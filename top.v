==> flow/design.v <==
`timescale 1ns/1ps
module clock_management_unit (
    input  wire clk_in,
    input  wire rst_n_in,     
    output wire clk_out,
    output wire rst_n_out     
);
    assign clk_out = clk_in;
    reg [1:0] rst_sync;
    always @(posedge clk_in or negedge rst_n_in) begin
        if (!rst_n_in) rst_sync <= 2'b00;
        else           rst_sync <= {rst_sync[0], 1'b1};
    end
    assign rst_n_out = rst_sync[1];
endmodule
`timescale 1ns/1ps
module pad_controller (
    input  wire       clk,
    input  wire       rst_n,
    input  wire [1:0] power_state,   
    input  wire       A,             
    input  wire       IE,
    input  wire       OE,
    input  wire       DS,            
    input  wire       VDD_ON,
    input  wire       enter_active,  
    output reg        pad_out
);
    localparam [1:0] ACTIVE     = 2'b00;
    localparam [1:0] SLEEP      = 2'b01;
    localparam [1:0] DEEP_SLEEP = 2'b10;
    localparam [1:0] DEEP_WAKE  = 2'b11;
    reg a_ret;
    always @(posedge clk or negedge rst_n) begin
        if (!rst_n) a_ret <= 1'b0;
        else if (enter_active) a_ret <= A;
        else if (VDD_ON && (power_state==ACTIVE) && OE) a_ret <= A;
    end
    always @(posedge clk or negedge rst_n) begin
        if (!rst_n) begin
            pad_out <= 1'b0;
        end else if (enter_active) begin
            pad_out <= A;  
        end else if (!VDD_ON) begin
            pad_out <= a_ret;  
        end else begin
            case (power_state)
                ACTIVE:     pad_out <= (OE ? A : a_ret);
                SLEEP:      pad_out <= a_ret;
                DEEP_SLEEP: pad_out <= a_ret;
                DEEP_WAKE:  pad_out <= a_ret;  
                default:    pad_out <= a_ret;
            endcase
        end
    end
endmodule
`timescale 1ns/1ps
module power_management_unit #(
    parameter DEEP_WAKE_CYCLES = 8,  
    parameter         ACTIVE_OUTPUT_MODE = 1  
) (
    input  wire clk,
    input  wire rst_n,
    input  wire sleep_req,
    input  wire deep_sleep_req,
    input  wire wakeup_req,
    input  wire cfg_ds,           
    output reg  [1:0] power_state,  
    output reg        IE,
    output reg        OE,
    output reg        DS,            
    output reg        VDD_ON,
    output reg        RTN_LEVEL,
    output reg        ISO_EN,        
    output reg        LSBIAS,        
    output wire       enter_active   
);
    localparam [1:0] ACTIVE     = 2'b00;
    localparam [1:0] SLEEP      = 2'b01;
    localparam [1:0] DEEP_SLEEP = 2'b10;
    localparam [1:0] DEEP_WAKE  = 2'b11;
    reg [1:0] next_state;
    reg [7:0] dw_cnt;
    always @(*) begin
        next_state = power_state;
        case (power_state)
            ACTIVE: begin
                if (deep_sleep_req) next_state = DEEP_SLEEP;
                else if (sleep_req) next_state = SLEEP;
            end
            SLEEP: begin
                if (wakeup_req)          next_state = ACTIVE;
                else if (deep_sleep_req) next_state = DEEP_SLEEP;
            end
            DEEP_SLEEP: begin
                if (wakeup_req) begin
                    next_state = (DEEP_WAKE_CYCLES==0) ? ACTIVE : DEEP_WAKE;
                end else if (sleep_req) begin
                    next_state = SLEEP;
                end
            end
            DEEP_WAKE: begin
                next_state = (dw_cnt==0) ? ACTIVE : DEEP_WAKE;
            end
            default: next_state = ACTIVE;
        endcase
    end
    always @(posedge clk or negedge rst_n) begin
        if (!rst_n) begin
            power_state <= ACTIVE;
            dw_cnt      <= 8'd0;
        end else begin
            power_state <= next_state;
            if (power_state==DEEP_SLEEP && wakeup_req && (DEEP_WAKE_CYCLES!=0))
                dw_cnt <= DEEP_WAKE_CYCLES[7:0];
            else if (power_state==DEEP_WAKE && next_state==DEEP_WAKE && dw_cnt!=0)
                dw_cnt <= dw_cnt - 8'd1;
            else if (next_state!=DEEP_WAKE)
                dw_cnt <= 8'd0;
        end
    end
    assign enter_active = (power_state != ACTIVE) && (next_state == ACTIVE);
    always @(*) begin
        IE=1'b0;
        OE=1'b0; DS=1'b0; VDD_ON=1'b1; RTN_LEVEL=1'b0;
        ISO_EN = 1'b0; 
        LSBIAS = 1'b0;
        case (power_state)
            ACTIVE: begin
                VDD_ON    = 1'b1;
                RTN_LEVEL = 1'b0;
                DS        = cfg_ds;
                ISO_EN    = 1'b0;
                LSBIAS    = 1'b0;
                if (ACTIVE_OUTPUT_MODE) begin OE=1'b1; IE=1'b0; end
                else                    begin OE=1'b0; IE=1'b1; end
            end
            SLEEP: begin
                VDD_ON    = 1'b0;
                RTN_LEVEL = 1'b1;  
                OE        = 1'b0;
                IE        = 1'b0;
                DS        = 1'b0;
                ISO_EN    = 1'b0;  
                LSBIAS    = 1'b0;  
            end
            DEEP_SLEEP: begin
                VDD_ON    = 1'b0;
                RTN_LEVEL = 1'b1;  
                OE        = 1'b0;
                IE        = 1'b0;
                DS        = 1'b0;
                ISO_EN    = 1'b1;  
                LSBIAS    = 1'b1;  
            end
            DEEP_WAKE: begin
                VDD_ON    = 1'b1;
                RTN_LEVEL = 1'b0;  
                OE        = 1'b0;
                IE        = 1'b0;
                DS        = 1'b0;
                ISO_EN    = 1'b0;  
                LSBIAS    = 1'b0;  
            end
        endcase
    end
endmodule
`timescale 1ns/1ps
module adaptive_pad_system_with_cmu (
    input  wire       clk_in,
    input  wire       rst_n_in,
    input  wire       sleep_req,
    input  wire       deep_sleep_req,
    input  wire       wakeup_req,
    input  wire       cfg_ds,          
    input  wire [3:0] A,               
    output wire [1:0] power_state,
    output wire [3:0] pad_out,         
    output wire       IE,
    output wire       OE,
    output wire       DS,
    output wire       VDD_ON,
    output wire       RTN_LEVEL,
    output wire       ISO_EN,         
    output wire       LSBIAS          
);
    wire clk, rst_n;
    wire enter_active; 
    clock_management_unit cmu_i (
        .clk_in   (clk_in),
        .rst_n_in (rst_n_in),
        .clk_out  (clk),
        .rst_n_out(rst_n)
    );
    power_management_unit #(
        .DEEP_WAKE_CYCLES(8),
        .ACTIVE_OUTPUT_MODE(1)
    ) pmu_i (
        .clk          (clk),
        .rst_n        (rst_n),
        .sleep_req    (sleep_req),
        .deep_sleep_req(deep_sleep_req),
        .wakeup_req   (wakeup_req),
        .cfg_ds       (cfg_ds),
        .power_state  (power_state),
        .IE           (IE),
        .OE           (OE),
        .DS           (DS),
        .VDD_ON       (VDD_ON),
        .RTN_LEVEL    (RTN_LEVEL),
        .ISO_EN       (ISO_EN),
        .LSBIAS       (LSBIAS),
        .enter_active (enter_active)
    );
    genvar i;
    generate
        for (i = 0; i < 4; i = i + 1) begin : pad_gen
            pad_controller pad_i (
                .clk        (clk),
                .rst_n      (rst_n),
                .power_state(power_state),
                .A          (A[i]),
                .IE         (IE),
                .OE         (OE),
                .DS         (DS),
                .VDD_ON     (VDD_ON),
                .enter_active(enter_active),
                .pad_out    (pad_out[i])
            );
        end
    endgenerate
endmodule
# == From RTL to reports: adaptive_pad_system_with_cmu ==
# The steps from the RTL of adaptive_pad_system_with_cmu to its reports follow in flow order.
# Lines are those of the file above, counted from 1.
# Library cell names are shortened.
# Not given: --
# inputs
top,adaptive_pad_system_with_cmu
clock,clk_in
library,sky130hd
lib_corner,tt_025C_1v80

# == Word level ==
# Counts by Yosys on the flattened word-level netlist (proc, flatten, opt, wreduce; memories kept). Register bits leave out memories and registers merged into their read ports (data or address). Print and check cells are left out. Cells with the same type and inputs are merged into one.
# op_classes
n_addsub,1
n_eq,5
n_mux,40
reduce_logical,18
# ops
operator,n
8-bit 2-to-1 mux,3
1-bit 2-to-1 mux,21
1-bit case mux with 2-bit select,9
2-bit 2-to-1 mux,6
8-bit by 1-bit subtractor with 8-bit output with constant B,1
8-bit zero test,1
8-bit nonzero test,1
2-bit case mux with 4-bit select,1
1-bit logical AND,6
2-bit equality test with constant B,3
3-bit OR reduction,2
2-bit zero test,2
2-bit nonzero test,2
2-bit OR reduction,2
4-bit OR reduction,1
3-bit nonzero test,1
2-bit by 1-bit equality test with 1-bit output with constant B,1
2-bit inequality test with constant B,1
# bits
regBits,20
in_bits,10
output_inout_bits,13

# == Logic depth ==
# Yosys ltp: most cells in a row. Word level: on the elaborated netlist, between registers, memories and ports. Mapped: between sequential cells and ports; inverters and the memories' decode and read muxes count.
# depth
word_depth,8
ABC_AREA,1
depth_mapped,12

# == Mapped cells and area ==
# Yosys stat after the flow's synthesis: flattened, memories mapped to cells. It holds for the ABC_AREA given above (unset counts as 0); a run with the other value may have another netlist.
# Totals and module areas in this step are rounded.
# types
cell,n,type_area_um2
dfrtp_1,20,500.48
nand2_1,41,153.898
nand3_1,20,100.096
ha_1,6,75.072
inv_1,17,63.811
buf_4,6,45.043
o21ai_0,9,45.043
xor2_1,4,35.034
nor2_1,7,26.275
a21oi_1,5,25.024
nand2_4,2,22.522
nor2_4,2,22.522
o21bai_4,1,18.768
xnor2_1,2,17.517
o21ai_1,3,15.014
clkbuf_8,1,13.763
nand2_2,2,12.512
nand4_1,2,12.512
# Other cell types: 11; their cells: 13.
# mapped
stdcells,163
yosys_area_um2,1290
ff_cells,20

# == Timing after synthesis ==
# Source: OpenSTA report_checks on the synthesized netlist (no wires, ideal clock, input and output delay 20% of the period each), path of least setup slack; recovery checks are left aside. Register names are those of the netlist, which keeps one name where synthesis merged equal registers.
# synth_timing
path_kind,register to output
startpoint,register pmu_i.power_state[0]
endpoint,output VDD_ON
clock_period_ps,3650
output_delay_ps,730
arrival_time_ps,1246
t_required_ps,2920
path_slack_ps,1674
path_delay_ps,1246
path_stages,5
path_buffers,1
period_less_setup_slack_ps,1976
# "path_delay_ps" is the arrival time less input delay plus setup time.
# At an output port there is no setup time.
# "path_stages" counts driving pins, that of a launching flip-flop among them; a cell with two outputs on the path counts twice.
# "period_less_setup_slack_ps" = period - worst setup slack (recovery checks aside). The figure is calculated, with input and output delays left at 20% of the set period.
# The rows between start and end are the longest chain of elaborated cells between them; the timing report does not say that the signal goes this way. Where chains are equally long, one stands for them.
# A line is the first line of the expression or statement that the cell stems from. Yosys adds cells for indexed reads and writes and turns some case tables into memories.
# synth_between
path_cell_list,dfrtp_1 -> inv_1 -> ha_1 -> clkbuf_1 -> inv_1
elab_chain_len,3
cells_between,7
classes_between,3 x eq/ne; 1 x mux; 3 x reduce/logical
# synth_rtl
element,line,source
from (decl),68,"output reg  [1:0] power_state,"
from (assign),110,power_state <= ACTIVE;
from (assign),113,power_state <= next_state;
2-bit equality test,128,case (power_state)
2-bit OR reduction,--,
1-bit case mux with 2-bit select,128,
to (decl),182,"output wire       VDD_ON,"
# Nets of the timed path that keep an RTL name, with a line that drives or declares them; the list need not be complete.
# synth_nets
net,line
RTN_LEVEL,128

# == Timing after layout ==
# From the final timing report of entry A: the path of least setup slack in the routed layout; clock arrival at registers is part of the times.
# The path's times are printed in steps of 10 ps; the period is the one set.
# layout_timing
path_kind,register to output
startpoint,register pmu_i.power_state[0]
endpoint,output VDD_ON
clock_period_ps,2320
output_delay_ps,460
arrival_time_ps,1360
t_required_ps,1860
path_slack_ps,500
path_stages,5
path_buffers,1
# The rows between start and end are the longest chain of elaborated cells between them; the timing report does not say that the signal goes this way. Where chains are equally long, one stands for them.
# layout_between
path_cell_list,dfrtp_1 -> inv_2 -> ha_1 -> inv_1 -> dlygate4sd2_1
elab_chain_len,3
cells_between,7
classes_between,3 x eq/ne; 1 x mux; 3 x reduce/logical
# layout_rtl
element,line,source
from (decl),68,"output reg  [1:0] power_state,"
from (assign),110,power_state <= ACTIVE;
from (assign),113,power_state <= next_state;
2-bit equality test,128,case (power_state)
2-bit OR reduction,--,
1-bit case mux with 2-bit select,128,
to (decl),182,"output wire       VDD_ON,"

# adaptive_pad_system_with_cmu through Yosys and OpenROAD on sky130hd: 2 stored runs, unordered, with their settings and measured results. The constraints put input and output delay at 20% of the set period each and load the outputs with 0.01 pF.
# By "clock_period_reached_ps" is meant the clock period of the run minus its worst setup slack. This is arithmetic on one report: input and output delays are still those of the set period (20% each).
# "worst_path_allowed_less_slack_ps" means the part of the period allowed to the worst setup path (the constraints hold back 20% at inputs and 20% at outputs) less its slack; where the path has registers, the arrival times of their clocks count too.
# "totalPower_mw": no workload was simulated; the value follows from the tool's default switching activity.
# "worst_path_allowed_less_slack_ps" is known to 10 ps.
# The results are shown rounded.
# Among the settings, -- means not set for that run.
setting or result,entry A,entry B
period_ns,2.32,2.63
CORE_UTILIZATION,36,25
SETUP_SLACK_MARGIN,0.45,--
PLACE_DENSITY_LB_ADDON,0.26,--
CORE_ASPECT_RATIO,1.92,--
CORE_MARGIN,6,2
CELL_PAD_IN_SITES_GLOBAL_PLACEMENT,3,--
ABC_AREA,1,--
CTS_CLUSTER_DIAMETER,104,--
CAP_MARGIN,35,20
MIN_ROUTING_LAYER,met1,--
MAX_ROUTING_LAYER,met5,--
SLEW_MARGIN,20,20
utilization_frac,0.493,0.334
fin_tns_ps,0,0
fin_ws_ps,498,194
post_route_stdcell_area_um2,1660,1590
synth_area_um2,1290,1230
totalPower_mw,2.22,1.91
worst_path_allowed_less_slack_ps,1360,1910
timing.worst_path_kind,register to output,register to output
die_area_um2,5250,5510
clock_period_reached_ps,1822,2436
